==> flow/design.v <==
module ALU(
input clk,
input rst,
input rx,
output srclk,
output ser,
output rclk);
wire data_valid, Cout, Bout, div0;
    wire [7:0] value, Sum, Diff, P, Q, R, A, B, out;
    wire [1:0] operator;   
    wire Cin = 1'b0;       
    wire Bin = 1'b0;       
UART_RX uart_inst
(
.clk(clk),
.rst(rst),
.rx(rx),
.value(value),
.data_valid(data_valid));
data_input data_input_inst(
.clk(clk),
.rst(rst),
.value(value),
.data_valid(data_valid),
.A(A),
.B(B),
.operator(operator));
Full_adder_8bit full_adder_8bit_inst (
.A(A),
.B(B),
.Cin(Cin),
.Sum(Sum),
.Cout(Cout));
Full_subtractor_8bit Full_subtractor_8bit_inst(
.A(A),
.B(B),
.Bin(Bin),
.Diff(Diff),
.Bout(Bout));
    multiplier_8bit multiplier_8bit_inst (   
        .A(A),
        .B(B),
        .P(P)
    );
divider_8bit divider_8bit_inst(
.A(A),
.B(B),
.Q(Q),
.R(R),
.div0(div0)
);
mux_8bit_4to1 mux_8bit_4to1_inst(
.i_add(Sum),
.i_sub(Diff),
.i_mul(P),
.i_div(Q),
.sel(operator),
.out(out)
);
    led_driver_4digit_595 led_display (
        .clk(clk),
        .reset(rst),
        .value(out),
        .srclk(srclk),
        .rclk(rclk),
        .ser(ser)
    );
endmodule
 module full_adder (
    input X, Y, Cin,
    output Sum, Cout
);
    assign Sum = X ^ Y ^ Cin;
    assign Cout = (X & Y) | (Cin & (X ^ Y));
endmodule
module Full_adder_8bit (
    input [7:0] A, B,
    input Cin,
    output [7:0] Sum,
    output Cout
);
    wire C1, C2, C3, C4, C5, C6, C7;
    full_adder FA0 (A[0], B[0], Cin,  Sum[0], C1);
    full_adder FA1 (A[1], B[1], C1,   Sum[1], C2);
    full_adder FA2 (A[2], B[2], C2,   Sum[2], C3);
    full_adder FA3 (A[3], B[3], C3,   Sum[3], C4);
	 full_adder FA4 (A[4], B[4], C4,   Sum[4], C5);
	 full_adder FA5 (A[5], B[5], C5,   Sum[5], C6);
	 full_adder FA6 (A[6], B[6], C6,   Sum[6], C7);
	 full_adder FA7 (A[7], B[7], C7,   Sum[7], Cout);
endmodule
module UART_RX (
    input wire clk,
    input wire rst,
    input wire rx,
    output reg [7:0] value,
    output reg data_valid
);
reg [13:0] counter;
reg syncff0, syncff1;
reg rx_;
reg [1:0] state, next;
reg [7:0] rdat;
reg [2:0] data_cnt;
wire counter_end, start, start_end, data_end, stop_end, get_dat;
assign get_dat      = (counter == 624);  
assign counter_end  = (counter == 1249);       
assign start_end    = (state == 2'b01) && counter_end;
assign data_end     = (state == 2'b10)  && counter_end && (data_cnt == 3'd7);
assign stop_end     = (state == 2'b11)  && counter_end;
always @(posedge clk or negedge rst) begin
    if (!rst) begin
        syncff0 <= 1'b1;
        syncff1 <= 1'b1;
    end else begin
        syncff0 <= rx;
        syncff1 <= syncff0;
    end
end
always @(posedge clk or negedge rst) begin
    if (!rst) rx_ <= 1'b1;
    else        rx_ <= syncff1;
end
assign start = ~syncff1 & rx_;   
always @(posedge clk or negedge rst) begin
    if (!rst) state <= 2'b00;
    else        state <= next;
end
always @(*) begin
    case (state)
        2'b00:  next = start      ? 2'b01 : 2'b00;
        2'b01: next = start_end  ? 2'b10  : 2'b01;
        2'b10:  next = data_end   ? 2'b11  : 2'b10;
        2'b11:  next = stop_end   ? 2'b00  : 2'b11;
        default:next = 2'b00;
    endcase
end
always @(posedge clk or negedge rst) begin
    if (!rst)
        counter <= 0;
    else if (state != 2'b00) begin
        if (counter_end)
            counter <= 0;
        else
            counter <= counter + 1;
    end
end
always @(posedge clk or negedge rst) begin
    if (!rst)
        data_cnt <= 0;
    else if ((state == 2'b10) && counter_end)
        data_cnt <= data_cnt + 1;
end
always @(posedge clk or negedge rst) begin
    if (!rst)
        rdat <= 8'b0;
    else if ((state == 2'b10) && get_dat)
        rdat <= {syncff1, rdat[7:1]};   
end
always @(posedge clk or negedge rst) begin
    if (!rst)
        value <= 8'b0;
    else if (stop_end)
        value <= rdat;
end
always @(posedge clk or negedge rst) begin
    if (!rst) begin
        data_valid <= 0;
    end else begin
        data_valid <= stop_end;
    end
end
endmodule
module data_input (
    input clk, rst,
    input wire [7:0] value,
    input wire data_valid,
    output reg [7:0] A, B,
    output reg [1:0] operator,
	 output reg outdata_valid
);
localparam S_A        = 2'b00,
           S_OPERATOR = 2'b01,
           S_B        = 2'b10,
			  S_EQUAL    = 2'b11;
reg [1:0] state, operator_reg;
reg [7:0] A_reg, B_reg;
always @(posedge clk or negedge rst)
begin
    if (!rst) begin
        A_reg <= 8'b0;
        B_reg <= 8'b0;
        operator_reg <= 2'b00;
        state <= S_A;
    end else begin
        case (state)
            S_A: begin
				 outdata_valid <= 1'b0;
                if (data_valid) begin   
                    A_reg <= value;
                    state <= S_OPERATOR;
                end
            end
            S_OPERATOR: begin
                if (data_valid) begin   
                    case (value)
                        8'd43: operator_reg <= 2'b00;   
                        8'd45: operator_reg <= 2'b01;   
                        8'd42: operator_reg <= 2'b10;   
                        8'd47: operator_reg <= 2'b11;   
                        default: operator_reg <= 2'b00;  
                    endcase
                    state <= S_B;
                end
            end
            S_B: begin
                if (data_valid) begin   
                    B_reg <= value;
                    state <= S_EQUAL;
                end
            end
				S_EQUAL: begin
				if(data_valid) begin
				if(value== 8'd61)
						begin
						outdata_valid <=1'b1;
						state <= S_A;
						end else
								begin 
								outdata_valid <=1'b0;
								state <= S_A;
								end
				end
				end
            default: state <= S_A;
        endcase
    end
end
always@(posedge clk or negedge rst)
begin
if(~rst)
	begin
	A<=8'd0;
	B<=8'd0;
	operator <= 2'b00;
	end
	else if(outdata_valid)
	begin
	A<= (A_reg - 8'd48);
	B<= (B_reg - 8'd48);
	operator<= operator_reg;
	end
end
endmodule
module divider_8bit (
    input  [7:0] A, B,       
    output reg [7:0] Q, R,   
    output reg div0          
);
    always @(*) begin
        if (B == 0) begin
            Q    = 0;
            R    = 0;
            div0 = 1'b1;  
        end else begin
            Q    = A / B;  
            R    = A % B;  
            div0 = 1'b0;   
        end
    end
endmodule
module full_subtractor (
  input A,B,Bin,
  output Diff, Bout);
  assign Diff = A ^ B ^ Bin;
  assign Bout = (~A & B) | ((~A | B) & Bin);
endmodule
module Full_subtractor_8bit (
  input [7:0] A,B,
  output [7:0] Diff,
  input Bin,
  output Bout);
  wire b1, b2, b3;
  full_subtractor fs0 (.A(A[0]), .B(B[0]), .Bin(Bin),  .Diff(Diff[0]), .Bout(b1));
  full_subtractor fs1 (.A(A[1]), .B(B[1]), .Bin(b1),   .Diff(Diff[1]), .Bout(b2));
  full_subtractor fs2 (.A(A[2]), .B(B[2]), .Bin(b2),   .Diff(Diff[2]), .Bout(b3));
  full_subtractor fs3 (.A(A[3]), .B(B[3]), .Bin(b3),   .Diff(Diff[3]), .Bout(b4));
  full_subtractor fs4 (.A(A[4]), .B(B[4]), .Bin(b4),   .Diff(Diff[4]), .Bout(b5));
  full_subtractor fs5 (.A(A[5]), .B(B[5]), .Bin(b5),   .Diff(Diff[5]), .Bout(b6));
  full_subtractor fs6 (.A(A[6]), .B(B[6]), .Bin(b6),   .Diff(Diff[6]), .Bout(b7));
  full_subtractor fs7 (.A(A[7]), .B(B[7]), .Bin(b7),   .Diff(Diff[7]), .Bout(Bout));
endmodule
module led_driver_4digit_595 (
    input wire clk,                
    input wire reset,
    input wire [7:0] value,       
    output reg srclk,
    output reg rclk,
    output reg ser
);
    reg [15:0] shift_data;
    reg [4:0] bit_cnt;
    reg [2:0] state;
    reg [7:0] seg_code;
    reg [7:0] digit_sel;
    reg [3:0] digit_val;
    reg [1:0] digit_index;
    reg [7:0] digits[3:0];
    reg [7:0] value_sync;
    always @(posedge clk or negedge reset) begin
        if (~reset) begin
            value_sync <= 8'd0;
            digits[0] <= 8'd0;   
            digits[1] <= 8'd0;   
            digits[2] <= 8'd0;   
            digits[3] <= 8'd0;   
        end else begin
            value_sync <= value;
            digits[2] <= 8'd0;                       
            digits[1] <= (value_sync / 100) % 10;    
            digits[0] <= (value_sync / 10) % 10;     
            digits[3] <= value_sync % 10;            
        end
    end
    function [7:0] seg7;
        input [3:0] d;
        begin
            case (d)
                4'd0: seg7 = 8'b00111111;
                4'd1: seg7 = 8'b00000110;
                4'd2: seg7 = 8'b01011011;
                4'd3: seg7 = 8'b01001111;
                4'd4: seg7 = 8'b01100110;
                4'd5: seg7 = 8'b01101101;
                4'd6: seg7 = 8'b01111101;
                4'd7: seg7 = 8'b00000111;
                4'd8: seg7 = 8'b01111111;
                4'd9: seg7 = 8'b01101111;
                default: seg7 = 8'b00000000;
            endcase
        end
    endfunction
    localparam IDLE      = 3'd0,
               SHIFT_HI  = 3'd1,
               SHIFT_LO  = 3'd2,
               LATCH_HI  = 3'd3,
               LATCH_LO  = 3'd4;
    always @(posedge clk or negedge reset) begin
        if (!reset) begin
            srclk <= 0;
            rclk <= 0;
            ser <= 0;
            bit_cnt <= 0;
            digit_index <= 0;
            state <= IDLE;
        end else begin
            case (state)
                IDLE: begin
                    digit_val <= digits[digit_index];
                    case (digit_index)
                        2'd3: digit_sel <= 8'b11110111;
                        2'd2: digit_sel <= 8'b11111011;
                        2'd1: digit_sel <= 8'b11111101;
                        2'd0: digit_sel <= 8'b11111110;
                        default: digit_sel <= 8'b11111111;
                    endcase
                    seg_code <= seg7(digit_val);
                    shift_data <= {~seg_code, ~digit_sel};
                    bit_cnt <= 15;
                    state <= SHIFT_HI;
                end
                SHIFT_HI: begin
                    ser <= shift_data[bit_cnt];
                    srclk <= 1;
                    state <= SHIFT_LO;
                end
                SHIFT_LO: begin
                    srclk <= 0;
                    if (bit_cnt == 0)
                        state <= LATCH_HI;
                    else begin
                        bit_cnt <= bit_cnt - 1;
                        state <= SHIFT_HI;
                    end
                end
                LATCH_HI: begin
                    rclk <= 1;
                    state <= LATCH_LO;
                end
                LATCH_LO: begin
                    rclk <= 0;
                    digit_index <= (digit_index == 3) ? 0 : digit_index + 1;
                    state <= IDLE;
                end
            endcase
        end
    end
endmodule
  module multiplier_8bit
  ( input [7:0] A,B,
   output [7:0] P );
  assign P = A*B;
endmodule
module mux_8bit_4to1 (
  input wire [7:0] i_add,
  input wire [7:0] i_sub,
  input wire [7:0] i_mul,
  input wire [7:0] i_div,
  input wire [1:0] sel,
  output reg [7:0] out );
  always @(*)
    begin
	       case(sel)
        2'b00: out = i_add;
        2'b01: out = i_sub;
        2'b10: out = i_mul;
        2'b11: out = i_div;
        default: out = 8'b0;
      endcase
    end
endmodule
Reports on ALU --
The steps from the RTL of ALU to its reports follow in flow order. Line numbers count from 1 in the design file above. Operators carry their Yosys type and port widths (W data, S select, Z words). Cell names lack the library's common part. Not given: --
Set-up: top ALU, clock clk, cell library sky130hd, corner tt_025C_1v80

Word-level counts --
Counts by Yosys on the flattened word-level netlist (proc, flatten, opt, wreduce). Print and check cells are left out. Cells with the same type and inputs are merged into one. Yosys's memory passes give these memory sizes; they may raise the number of words (mostly to a power of two), join words into wider ones and drop unused or constant bits.
Cells by class: add/subtract/negate cells 6, multiply operators 1, div/mod/pow operators 6, equal/unequal tests 28, shift operators 1, muxes and demuxes 26, bitwise operators 77, reductions and logical operators 26
Operators by type and width (number):
- $mod A32 B4 Y32 const B | 2
- $div A8 B7 Y32 const B | 1
- $div A8 B4 Y32 const B | 1
- $mod A8 B4 Y32 const B | 1
- $div A8 B8 Y8 | 1
- $mul A8 B8 Y8 | 1
- $pmux W8 S4 | 2
- $eq A8 B6 Y1 const B | 4
- $and A1 B1 Y1 | 27
- $xor A1 B1 Y1 | 22
- $or A1 B1 Y1 | 18
- $shiftx A16 B5 Y1 | 1
- $eq A2 B2 Y1 const B | 8
- $sub A8 B6 Y8 const B | 2
- $not A8 Y8 | 2
- $pmux W4 S4 | 1
- $pmux W2 S4 | 2
- $mux W2 | 8
- $pmux W3 S5 | 1
- $add A14 B1 Y14 const B | 1
- $eq A14 B10 Y1 const B | 1
- $eq A14 B11 Y1 const B | 1
- $mux W14 | 1
- $ne A2 B2 Y1 const B | 5
- $reduce_and A2 Y1 | 5
- $reduce_bool A2 Y1 | 5
- $pmux W5 S2 | 1
- $not A1 Y1 | 8
Not listed: further kinds 21, cells in them 38.
Bit counts: bits in registers 147, ROM bits 112, clocked read ports x word width 7, memories 1, input bits 3, output and inout bits 3
Memory list:
- (no name shown) | depth 16, width 7, rd ports 1, write ports 0, RTL line 328 | case (d)

Longest topological paths --
Yosys ltp: most cells in a row. Word level: on the elaborated netlist, between registers, memories and ports. Mapped: between sequential cells and ports; inverters and the memories' decode and read muxes count.
Depth: depth after elaboration 16, ABC_AREA 0, gate-level depth with buffers 58

After synthesis --
Yosys stat after the flow's synthesis: flattened, memories mapped to cells. It holds for the ABC_AREA given above (unset counts as 0); a run with the other value may have another netlist. The area totals of this step are shown rounded.
Cells by type (number):
- dfrtp_1 | 107
- ha_1 | 103
- edfxtp_1 | 27
- mux2_2 | 49
- xnor2_1 | 44
- nand2_1 | 79
- inv_1 | 75
- nor2_1 | 75
- fa_1 | 12
- o21ai_0 | 48
- a21oi_1 | 38
- dfstp_2 | 5
- nor3_1 | 25
- xor2_1 | 14
- a21o_1 | 16
- o21a_1 | 16
- mux2i_1 | 11
- nor2b_1 | 17
Not listed: further types 53, cells in them 189.
Mapped netlist: cell count 950, mapped area 0.00941 mm^2, area of sequential cells 0.00362 mm^2, flip-flops 139
By module: a second synthesis without flattening, with its own total; a netlist apart from the flattened one above.
Unflattened totals: cell total of the unflattened synthesis 1006, area total of the unflattened synthesis 0.0103 mm^2
Rows give one instance, submodules left out.
Modules:
- led_driver_4digit_595 | times used 1, cells 339, area 0.00355 mm^2, seq. area 0.00161 mm^2
- divider_8bit | times used 1, cells 281, area 0.00194 mm^2, seq. area 0 mm^2
- UART_RX | times used 1, cells 127, area 0.00175 mm^2, seq. area 0.00098 mm^2
- data_input | times used 1, cells 114, area 0.00164 mm^2, seq. area 0.00103 mm^2
- multiplier_8bit | times used 1, cells 102, area 0.000887 mm^2, seq. area 0 mm^2
- full_subtractor | times used 8, cells 3, area 0.0000275 mm^2, seq. area 0 mm^2
- mux_8bit_4to1 | times used 1, cells 10, area 0.000196 mm^2, seq. area 0 mm^2
- full_adder | times used 8, cells 1, area 0.00002 mm^2, seq. area 0 mm^2
- ALU | times used 1, cells 1, area 0.0000038 mm^2, seq. area 0 mm^2
- Full_adder_8bit | times used 1, cells 0, area 0 mm^2, seq. area 0 mm^2
- Full_subtractor_8bit | times used 1, cells 0, area 0 mm^2, seq. area 0 mm^2

Timing after synthesis --
OpenSTA on the mapped netlist: ideal clock, no wires. The path of least setup slack (recovery checks aside). Input and output delay are each 20% of the period. Register names are those of the netlist, which keeps one name where synthesis merged equal registers.
Timing after synthesis: kind register -> register, start register data_input_inst.B[7], end register led_display.value_sync[0], clock period 12.0 ns, setup time 0.156 ns, data arrival time 11.406 ns, path slack 0.438 ns, delay of the path 11.562 ns, stages on the path 52, period reached after synthesis 11.562 ns
"delay of the path" = arrival - input delay + setup time. "stages on the path" counts driving pins, that of a launching flip-flop among them; a cell with two outputs on the path counts twice. "period reached after synthesis" = period - worst setup slack (recovery checks aside). The figure is calculated, with input and output delays left at 20% of the set period. The rows between start and end are the longest chain of elaborated cells between them; the timing report does not say that the signal goes this way. Where chains are equally long, one stands for them. A line is the first line of the expression or statement that the cell stems from. Yosys adds cells for indexed reads and writes and turns some case tables into memories.
Between the ends, after synthesis: cells stage by stage dfrtp_1 > buf_6 > or3_1 > or4_1 > buf_2 > nor2_1 > a21oi_1 > a21oi_1 > ha_1 > a21oi_1 > nor2_1 > o22a_1 > ha_1 > o21a_1 > o21a_1 > o211ai_1 > mux2i_1 > ha_1 > [... 16 more ...] > o211ai_1 > mux2_2 > ha_1 > o21a_1 > o21ai_0 > nand2b_1 > a21o_1 > nand2_1 > a211oi_1 > mux2_2 > ha_1 > a21o_1 > a21o_1 > a21o_1 > a21o_1 > a21o_1 > a21oi_1 > o21ai_0, length of the longest elaborated chain 3, elaborated cells between the ends (all ways) 4, RTL lines with such cells 3, classes of those cells div: 1; mux: 2; reduce/logical: 1
RTL lines, path after synthesis:
- start: declaration | RTL line 178 | output reg [7:0] A, B,
- start: assignment | RTL line 244 | B<=8'd0;
- start: assignment | RTL line 250 | B<= (B_reg - 8'd48);
- $div A8 B8 Y8 | RTL line 266 | Q    = A / B;
- $mux W8 | RTL line 261 | if (B == 0) begin
- $pmux W8 S4 | RTL line 413 | case(sel)
- end: assignment | RTL line 312 | value_sync <= 8'd0;
- end: assignment | RTL line 318 | value_sync <= value;
- end: declaration | RTL line 309 | reg [7:0] value_sync;

Timing after layout --
Path of least setup slack in the final report of run A (OpenROAD, finished layout, wires in). Where an end is a register, its clock arrival counts in the times.
Timing post-layout: kind register -> register, start register data_input_inst.B[7], end register led_display.value_sync[0], clock period 11.8 ns, setup time 0.13 ns, data arrival time 11.58 ns, path slack 0.51 ns, stages on the path 55
The rows between start and end are the longest chain of elaborated cells between them; the timing report does not say that the signal goes this way. Where chains are equally long, one stands for them.
Between the ends, post-layout: cells stage by stage dfrtp_2 > or3_4 > or4_4 > nor2_4 > a21oi_1 > a21oi_2 > ha_4 > nor3_2 > a22oi_1 > a21o_1 > o21a_1 > ha_1 > o21a_1 > o211ai_1 > mux2i_1 > ha_1 > o21a_1 > o21a_1 > [... 19 more ...] > buf_4 > mux2_4 > ha_4 > o21a_1 > o21ai_0 > nand2b_1 > a21o_1 > nand2_2 > a211oi_4 > mux2_2 > ha_1 > a21o_1 > a21o_1 > a21o_1 > a21o_1 > a21o_1 > a21oi_1 > o21ai_0, length of the longest elaborated chain 3, elaborated cells between the ends (all ways) 4, RTL lines with such cells 3, classes of those cells div: 1; mux: 2; reduce/logical: 1
RTL lines, path post-layout:
- start: declaration | RTL line 178 | output reg [7:0] A, B,
- start: assignment | RTL line 244 | B<=8'd0;
- start: assignment | RTL line 250 | B<= (B_reg - 8'd48);
- $div A8 B8 Y8 | RTL line 266 | Q    = A / B;
- $mux W8 | RTL line 261 | if (B == 0) begin
- $pmux W8 S4 | RTL line 413 | case(sel)
- end: assignment | RTL line 312 | value_sync <= 8'd0;
- end: assignment | RTL line 318 | value_sync <= value;
- end: declaration | RTL line 309 | reg [7:0] value_sync;

Memo
Re: implementation data of ALU

2 stored runs of ALU in the flow (synthesis by Yosys, layout by OpenROAD, sky130hd cells), in arbitrary order. Constraints: input delay and output delay 20% of the set period each, output load 0.01 pF.
"clock period reached": clock period set for the run, less the worst setup slack. It is reckoned from that one timing run; input and output delays stay at 20% of the period that was set.
"worst path time": the worst setup path's part of the clock period (all of it between registers, 20% less for each end at a port) less its slack. A launch clock that arrives late makes it longer, a capture clock that arrives late makes it shorter.
"power" is the tool's figure for a default switching activity; nothing was simulated.
Measured values are rounded.

* Run A | settings: period_ns 11.8; CORE_UTILIZATION 68; SETUP_SLACK_MARGIN 0.31; PLACE_DENSITY 0.36; CORE_MARGIN 7; CELL_PAD_IN_SITES_GLOBAL_PLACEMENT 0; GPL_TIMING_DRIVEN 1; GPL_ROUTABILITY_DRIVEN 0; CTS_CLUSTER_SIZE 92; CTS_CLUSTER_DIAMETER 134; SLEW_MARGIN 20; MAX_ROUTING_LAYER met4; CAP_MARGIN 20 | results: die outline area 0.0173 mm^2; final worst hold slack 0.358 ns; power 0.00106 W; clock period reached 11.285 ns; worst path time 11.29 ns; critical path kind register -> register; standard-cell area after layout 0.0105 mm^2; setup total negative slack 0.000 ns; utilization in the final report 0.786; worst setup slack after layout 0.515 ns; post-synthesis cell area 0.00941 mm^2
* Run B | settings: period_ns 9.17; CAP_MARGIN 20; CORE_MARGIN 2; CORE_UTILIZATION 40; SLEW_MARGIN 20 | results: final worst hold slack 0.356 ns; die outline area 0.0248 mm^2; worst path time 10.50 ns; critical path kind register -> register; power 0.00137 W; worst setup slack after layout -1.33 ns; standard-cell area after layout 0.0111 mm^2; post-synthesis cell area 0.00941 mm^2; clock period reached 10.498 ns; utilization in the final report 0.476; setup total negative slack -1.33 ns
